==> flow/design.v <==
`timescale 1ns / 1ps
module main_code(mult,in1,in2,clk,rst);
input clk, rst;
input [7:0] in1,in2;
output [15:0] mult;
wire [7:0] x,y;  
wire [15:0] prod;  
wire [7:0] w1,w2,w3,w4,w5,w6,w7,w8;  
wire [7:0] h;  
wire [7:0] f1,f2,f3,f4,f5,f6;  
wire [7:0] c1;  
wire [7:0] fc1,fc2,fc3,fc4,fc5,fc6,ff;  
reg8 r1(x,in1,clk,rst);  
reg8 r2(y,in2,clk,rst);
assign prod[0] = x[0] & y[0];
assign w1[0] = x[1] & y[0];  
assign w1[1] = x[2] & y[0];
assign w1[2] = x[3] & y[0];
assign w1[3] = x[4] & y[0];
assign w1[4] = x[5] & y[0];
assign w1[5] = x[6] & y[0];
assign w1[6] = ~(x[7] & y[0]);
assign w2[0] = x[0] & y[1];  
assign w2[1] = x[1] & y[1];
assign w2[2] = x[2] & y[1];
assign w2[3] = x[3] & y[1];
assign w2[4] = x[4] & y[1];
assign w2[5] = x[5] & y[1];
assign w2[6] = x[6] & y[1];
assign w2[7] = ~(x[7] & y[1]);
HA a1(prod[1],c1[0],w1[0],w2[0]);  
HA a2(h[0],c1[1],w1[1],w2[1]);
HA a3(h[1],c1[2],w1[2],w2[2]);
HA a4(h[2],c1[3],w1[3],w2[3]);
HA a5(h[3],c1[4],w1[4],w2[4]);
HA a6(h[4],c1[5],w1[5],w2[5]);
HA a7(h[5],c1[6],w1[6],w2[6]);
assign w3[0] = x[0] & y[2];  
assign w3[1] = x[1] & y[2];
assign w3[2] = x[2] & y[2];
assign w3[3] = x[3] & y[2];
assign w3[4] = x[4] & y[2];
assign w3[5] = x[5] & y[2];
assign w3[6] = x[6] & y[2];
assign w3[7] = ~(x[7] & y[2]);
FA b1(prod[2],fc1[0],w3[0],c1[0],h[0]);
FA b2(f1[1],fc1[1],w3[1],c1[1],h[1]);  
FA b3(f1[2],fc1[2],w3[2],c1[2],h[2]);
FA b4(f1[3],fc1[3],w3[3],c1[3],h[3]);
FA b5(f1[4],fc1[4],w3[4],c1[4],h[4]);
FA b6(f1[5],fc1[5],w3[5],c1[5],h[5]);
FA b7(f1[6],fc1[6],w3[6],c1[6],w2[7]);
assign w4[0] = x[0] & y[3];  
assign w4[1] = x[1] & y[3];
assign w4[2] = x[2] & y[3];
assign w4[3] = x[3] & y[3];
assign w4[4] = x[4] & y[3];
assign w4[5] = x[5] & y[3];
assign w4[6] = x[6] & y[3];
assign w4[7] = ~(x[7] & y[3]);
FA ac1(prod[3],fc2[0],w4[0],fc1[0],f1[1]);
FA ac2(f2[1],fc2[1],w4[1],fc1[1],f1[2]);  
FA ac3(f2[2],fc2[2],w4[2],fc1[2],f1[3]);
FA ac4(f2[3],fc2[3],w4[3],fc1[3],f1[4]);
FA ac5(f2[4],fc2[4],w4[4],fc1[4],f1[5]);
FA ac6(f2[5],fc2[5],w4[5],fc1[5],f1[6]);
FA ac7(f2[6],fc2[6],w4[6],fc1[6],w3[7]);
assign w5[0] = x[0] & y[4];  
assign w5[1] = x[1] & y[4];
assign w5[2] = x[2] & y[4];
assign w5[3] = x[3] & y[4];
assign w5[4] = x[4] & y[4];
assign w5[5] = x[5] & y[4];
assign w5[6] = x[6] & y[4];
assign w5[7] = ~(x[7] & y[4]);
FA d1(prod[4],fc3[0],w5[0],fc2[0],f2[1]);
FA d2(f3[1],fc3[1],w5[1],fc2[1],f2[2]);  
FA d3(f3[2],fc3[2],w5[2],fc2[2],f2[3]);
FA d4(f3[3],fc3[3],w5[3],fc2[3],f2[4]);
FA d5(f3[4],fc3[4],w5[4],fc2[4],f2[5]);
FA d6(f3[5],fc3[5],w5[5],fc2[5],f2[6]);
FA d7(f3[6],fc3[6],w5[6],fc2[6],w4[7]);
assign w6[0] = x[0] & y[5];  
assign w6[1] = x[1] & y[5];
assign w6[2] = x[2] & y[5];
assign w6[3] = x[3] & y[5];
assign w6[4] = x[4] & y[5];
assign w6[5] = x[5] & y[5];
assign w6[6] = x[6] & y[5];
assign w6[7] = ~(x[7] & y[5]);
FA e1(prod[5],fc4[0],w6[0],fc3[0],f3[1]);
FA e2(f4[1],fc4[1],w6[1],fc3[1],f3[2]);  
FA e3(f4[2],fc4[2],w6[2],fc3[2],f3[3]);
FA e4(f4[3],fc4[3],w6[3],fc3[3],f3[4]);
FA e5(f4[4],fc4[4],w6[4],fc3[4],f3[5]);
FA e6(f4[5],fc4[5],w6[5],fc3[5],f3[6]);
FA e7(f4[6],fc4[6],w6[6],fc3[6],w5[7]);
assign w7[0] = x[0] & y[6];  
assign w7[1] = x[1] & y[6];
assign w7[2] = x[2] & y[6];
assign w7[3] = x[3] & y[6];
assign w7[4] = x[4] & y[6];
assign w7[5] = x[5] & y[6];
assign w7[6] = x[6] & y[6];
assign w7[7] = ~(x[7] & y[6]);
FA cc1(prod[6],fc5[0],w7[0],fc4[0],f4[1]);
FA cc2(f5[1],fc5[1],w7[1],fc4[1],f4[2]);  
FA cc3(f5[2],fc5[2],w7[2],fc4[2],f4[3]);
FA cc4(f5[3],fc5[3],w7[3],fc4[3],f4[4]);
FA cc5(f5[4],fc5[4],w7[4],fc4[4],f4[5]);
FA cc6(f5[5],fc5[5],w7[5],fc4[5],f4[6]);
FA cc7(f5[6],fc5[6],w7[6],fc4[6],w5[7]);
assign w8[0] = ~(x[0] & y[7]);  
assign w8[1] = ~(x[1] & y[7]);
assign w8[2] = ~(x[2] & y[7]);
assign w8[3] = ~(x[3] & y[7]);
assign w8[4] = ~(x[4] & y[7]);
assign w8[5] = ~(x[5] & y[7]);
assign w8[6] = ~(x[6] & y[7]);
assign w8[7] = x[7] & y[7];
FA g1(prod[7],fc6[0],w8[0],fc5[0],f5[1]);
FA g2(f6[1],fc6[1],w8[1],fc5[1],f5[2]);  
FA g3(f6[2],fc6[2],w8[2],fc5[2],f5[3]);
FA g4(f6[3],fc6[3],w8[3],fc5[3],f5[4]);
FA g5(f6[4],fc6[4],w8[4],fc5[4],f5[5]);
FA g6(f6[5],fc6[5],w8[5],fc5[5],f5[6]);
FA g7(f6[6],fc6[6],w8[6],fc5[6],w6[7]);
FA aa1(prod[8], ff[0], 1'b1, fc6[0], f6[1]);  
FA aa2(prod[9], ff[1], ff[0], fc6[1], f6[2]);
FA aa3(prod[10], ff[2], ff[1], fc6[2], f6[3]);
FA aa4(prod[11], ff[3], ff[2], fc6[3], f6[4]);
FA aa5(prod[12], ff[4], ff[3], fc6[4], f6[5]);
FA aa6(prod[13], ff[5], ff[4], fc6[5], f6[6]);
FA aa7(prod[14], ff[6], ff[5], fc6[6], w8[7]);
HA aa8(prod[15], ff[7], ff[6], 1'b1);
reg16 r3(mult,prod,clk,rst);  
endmodule
module d_ff(q,d,clk,rst);
input d,clk,rst;
output reg q;
always @(posedge clk)
begin
 if(rst==1'b1)
  q <= 1'b0;
 else
  q <= d;
end
endmodule
module HA(s,c,a,b);
input a,b;
output s,c;
assign s = a^b;
assign c = a&b;
endmodule
module FA(sum,car,a,b,c);
input a,b,c;
output sum,car;
assign sum = (a^b^c);
assign car = ((a&b)|(b&c)|(c&a));
endmodule
module reg8(out,in,clk,rst);
input [7:0] in;
input clk, rst;
output [7:0] out;
d_ff a0(out[0],in[0],clk,rst);
d_ff a1(out[1],in[1],clk,rst);
d_ff a2(out[2],in[2],clk,rst);
d_ff a3(out[3],in[3],clk,rst);
d_ff a4(out[4],in[4],clk,rst);
d_ff a5(out[5],in[5],clk,rst);
d_ff a6(out[6],in[6],clk,rst);
d_ff a7(out[7],in[7],clk,rst);
endmodule
module reg16(out,in,clk,rst);
input [15:0] in;
input clk, rst;
output [15:0] out;
d_ff a0(out[0],in[0],clk,rst);
d_ff a1(out[1],in[1],clk,rst);
d_ff a2(out[2],in[2],clk,rst);
d_ff a3(out[3],in[3],clk,rst);
d_ff a4(out[4],in[4],clk,rst);
d_ff a5(out[5],in[5],clk,rst);
d_ff a6(out[6],in[6],clk,rst);
d_ff a7(out[7],in[7],clk,rst);
d_ff a8(out[8],in[8],clk,rst);
d_ff a9(out[9],in[9],clk,rst);
d_ff a10(out[10],in[10],clk,rst);
d_ff a11(out[11],in[11],clk,rst);
d_ff a12(out[12],in[12],clk,rst);
d_ff a13(out[13],in[13],clk,rst);
d_ff a14(out[14],in[14],clk,rst);
d_ff a15(out[15],in[15],clk,rst);
endmodule
---- From RTL to reports: main_code ----
Tool output for the design above, in the order of the flow.
Lines are those of the file above, counted from 1.
Operators: Yosys type, input widths -> output width; for muxes data width and select width s.
Cell names lack the library's common part.
A cell with - has no value.
design
  top ..................................... main_code
  clock port .............................. clk
  standard-cell library ................... sky130hd
  corner .................................. tt_025C_1v80

---- Word-level counts ----
Source: Yosys, flattened and elaborated, memories not mapped. Widths are those after wreduce; folded enables and synchronous resets count as part of the registers. Registers that Yosys merges into a memory's read port (data or address) are not register bits. Print and check cells do not count. Equal cells are merged and count once.
word-level totals
  output and inout port bits .............. 16
  cells after elaboration ................. 464
  input bits .............................. 18
  bits in registers ....................... 32
cells by class
  bitwise operators ....................... 432
operator list
  cell         count
  $and 1x1->1  215
  $xor 1x1->1  104
  $or 1x1->1   98
  $not 1->1    15

---- Longest topological paths ----
Depth = most cells in a row (Yosys ltp): at word level without a register or memory, in the mapped netlist without a sequential cell, where the memories' decode and read muxes count.
depth
  depth in word-level cells ............... 42
  ABC_AREA ................................ 0
  mapped depth ............................ 23
  mapped depth without buffers ............ 23

---- Netlist ----
Yosys stat after the flow's synthesis: flattened, memories mapped to cells. It holds for the ABC_AREA given above (unset counts as 0); a run with the other value may have another netlist.
cells by type
  cell type  count
  fa_1       48
  dfxtp_1    32
  and2_1     47
  inv_1      47
  nor2b_1    25
  buf_4      19
  ha_1       8
  nand2_1    15
  nor2_1     6
  and3b_1    1
mapped netlist
  area of sequential cells ................ 640.6 sq um
  mapped cells ............................ 248
  chip area (Yosys) ....................... 2,558.7 sq um
  buffers ................................. 19
  flip-flops .............................. 32
By module: a second synthesis without flattening, with its own total; a netlist apart from the flattened one above.
second synthesis, totals
  cells (unflattened synthesis) ........... 185
  area total of the unflattened synthesis .. 2,527.4 sq um
Each row is one instance without its submodules.
by module
  module     cells  area (sq um)  times used
  d_ff       2      33.8          32
  FA         1      20.0          49
  main_code  64     365.4         1
  HA         1      12.5          8
  reg16      0      0.0           1
  reg8       0      0.0           2

---- Path before layout ----
OpenSTA on the mapped netlist: ideal clock, no wires. The path of least setup slack (recovery checks aside). Input and output delay are each 20% of the period. Register names are those of the netlist, which keeps one name where synthesis merged equal registers.
timing path post-synthesis
  kind .................................... reg-to-reg
  start point ............................. register r2.a1.q
  end point ............................... register r3.a14.q
  stages on the path ...................... 22
  required time ........................... 6.396 ns
  setup time .............................. 0.064 ns
  time at the first pin ................... 0.000 ns
  path slack .............................. -0.105 ns
  path delay .............................. 6.565 ns
  arrival time ............................ 6.501 ns
  path buffers ............................ 0
  clock period ............................ 6.46 ns
  synthesis period reached ................ 6.565 ns
"path delay" is the arrival time less input delay plus setup time.
"stages on the path": output pins that drive a net of the path, with the launching flip-flop's if there is one; two outputs of one cell count as two.
"synthesis period reached" = period - worst setup slack (recovery checks aside). The figure is calculated, with input and output delays left at 20% of the set period.
Between the ends stands the longest chain of elaborated cells between them, by number of cells; it is not shown to be the way that was timed. Of several equally long chains one is given.
A line is the first line of the expression or statement that the cell stems from. Yosys adds cells for indexed reads and writes and turns some case tables into memories.
between the ends, post-synthesis
  cells stage by stage .................... dfxtp_1 and2_1 ha_1 inv_1 fa_1 inv_1 fa_1 fa_1 fa_1 fa_1 inv_1 fa_1 ha_1 inv_1 fa_1 fa_1 fa_1 fa_1 fa_1 inv_1 fa_1 nor2_1
  cells in the longest elaborated chain ... 40
  elaborated cells between the ends (all ways) .. 329
  source lines of those cells ............. 12
  classes of those cells .................. 329 x logic
RTL lines, path post-synthesis
  what             RTL line  text
  start, declared  140       output reg q;
  start, assigned  144       q <= 1'b0;
  start, assigned  146       q <= d;
  $and 1x1->1      23        assign w2[0] = x[0] & y[1];
  $and 1x1->1      153       assign c = a&b;
  $and 1x1->1      159       assign car = ((a&b)|(b&c)|(c&a));
  $or 1x1->1 x2    159
  $and 1x1->1      159
  $or 1x1->1 x2    159
  $and 1x1->1      159
  [20 not listed]  -
  $and 1x1->1      159
  $or 1x1->1 x2    159
  $and 1x1->1      159
  $or 1x1->1 x2    159
  $and 1x1->1      159
  $or 1x1->1 x2    159
  $xor 1x1->1 x2   158       assign sum = (a^b^c);
  end, assigned    144
  end, assigned    146
  end, declared    140

---- Timing after layout ----
Path of least setup slack in the final report of job 1 (OpenROAD, finished layout, wires in). Where an end is a register, its clock arrival counts in the times.
timing path after layout
  kind .................................... reg-to-reg
  start point ............................. register r2.a0.q
  end point ............................... register r3.a14.q
  time at the first pin ................... 0.28 ns
  path buffers ............................ 0
  arrival time ............................ 7.12 ns
  stages on the path ...................... 22
  path slack .............................. 4.39 ns
  setup time .............................. 0.07 ns
  required time ........................... 11.51 ns
  clock period ............................ 11.3 ns
Between the ends stands the longest chain of elaborated cells between them, by number of cells; it is not shown to be the way that was timed. Of several equally long chains one is given.
between the ends, after layout
  cells stage by stage .................... dfxtp_1 nand2_1 ha_1 inv_1 fa_1 inv_1 fa_1 fa_1 fa_1 fa_1 inv_1 fa_1 ha_1 inv_1 fa_1 fa_1 fa_1 fa_1 fa_1 inv_1 fa_1 nor2_1
  cells in the longest elaborated chain ... 40
  elaborated cells between the ends (all ways) .. 327
  source lines of those cells ............. 11
  classes of those cells .................. 327 x logic
RTL lines, path after layout
  what             RTL line  text
  start, declared  140       output reg q;
  start, assigned  144       q <= 1'b0;
  start, assigned  146       q <= d;
  $and 1x1->1      16        assign w1[0] = x[1] & y[0];
  $and 1x1->1      153       assign c = a&b;
  $and 1x1->1      159       assign car = ((a&b)|(b&c)|(c&a));
  $or 1x1->1 x2    159
  $and 1x1->1      159
  $or 1x1->1 x2    159
  $and 1x1->1      159
  [20 not listed]  -
  $and 1x1->1      159
  $or 1x1->1 x2    159
  $and 1x1->1      159
  $or 1x1->1 x2    159
  $and 1x1->1      159
  $or 1x1->1 x2    159
  $xor 1x1->1 x2   158       assign sum = (a^b^c);
  end, assigned    144
  end, assigned    146
  end, declared    140

Appendix: measured runs

Measured data: module main_code, platform sky130hd, 2 stored runs of the flow under differing settings, order arbitrary. Input and output delays are each 20% of the period that was set; the output load is 0.01 pF.
"reached clock period" is the run's clock period less its worst setup slack. It is reckoned from that one timing run; input and output delays stay at 20% of the period that was set.
"worst setup path time": the worst setup path's part of the clock period (all of it between registers, 20% less for each end at a port) less its slack. A launch clock that arrives late makes it longer, a capture clock that arrives late makes it shorter.
"total power of the final layout": no workload was simulated; the value follows from the tool's default switching activity.

---- job 1 ----
settings
  period_ns = 11.3
  CORE_UTILIZATION = 37
  SETUP_SLACK_MARGIN = 2.13
  PLACE_DENSITY_LB_ADDON = 0.2
  CORE_ASPECT_RATIO = 0.55
  CORE_MARGIN = 3
  CELL_PAD_IN_SITES_GLOBAL_PLACEMENT = 0
  TNS_END_PERCENT = 95
  CTS_CLUSTER_SIZE = 59
  MIN_ROUTING_LAYER = met2
  CAP_MARGIN = 20
  SLEW_MARGIN = 20
results
  worst hold slack ........................ 0.628 ns
  netlist area reported by Yosys .......... 2,558.7 sq um
  post-route setup TNS .................... 0.000 ns
  worst setup path time ................... 6.91 ns
  critical path kind ...................... reg-to-reg
  post-route utilization .................. 47.1%
  standard-cell area of the final layout .. 3,005.4 sq um
  total power of the final layout ......... 0.0004048 W
  reached clock period .................... 6.909 ns
  overall die area ........................ 7,993.9 sq um
  worst setup slack after layout .......... 4.391 ns

---- job 2 ----
settings
  period_ns = 11.8
  CORE_UTILIZATION = 41
  SETUP_SLACK_MARGIN = 0.37
  PLACE_DENSITY_LB_ADDON = 0.28
  CORE_ASPECT_RATIO = 1.32
  CORE_MARGIN = 10
  ABC_AREA = 0
  GPL_ROUTABILITY_DRIVEN = 1
  CTS_CLUSTER_SIZE = 22
  CTS_CLUSTER_DIAMETER = 120
  MIN_ROUTING_LAYER = met1
  MAX_ROUTING_LAYER = met5
  CAP_MARGIN = 20
  SLEW_MARGIN = 20
results
  worst hold slack ........................ 0.591 ns
  netlist area reported by Yosys .......... 2,558.7 sq um
  post-route setup TNS .................... 0.000 ns
  worst setup path time ................... 6.78 ns
  critical path kind ...................... reg-to-reg
  post-route utilization .................. 47.8%
  standard-cell area of the final layout .. 2,940.3 sq um
  total power of the final layout ......... 0.0003591 W
  reached clock period .................... 6.779 ns
  overall die area ........................ 9,831.1 sq um
  worst setup slack after layout .......... 5.021 ns
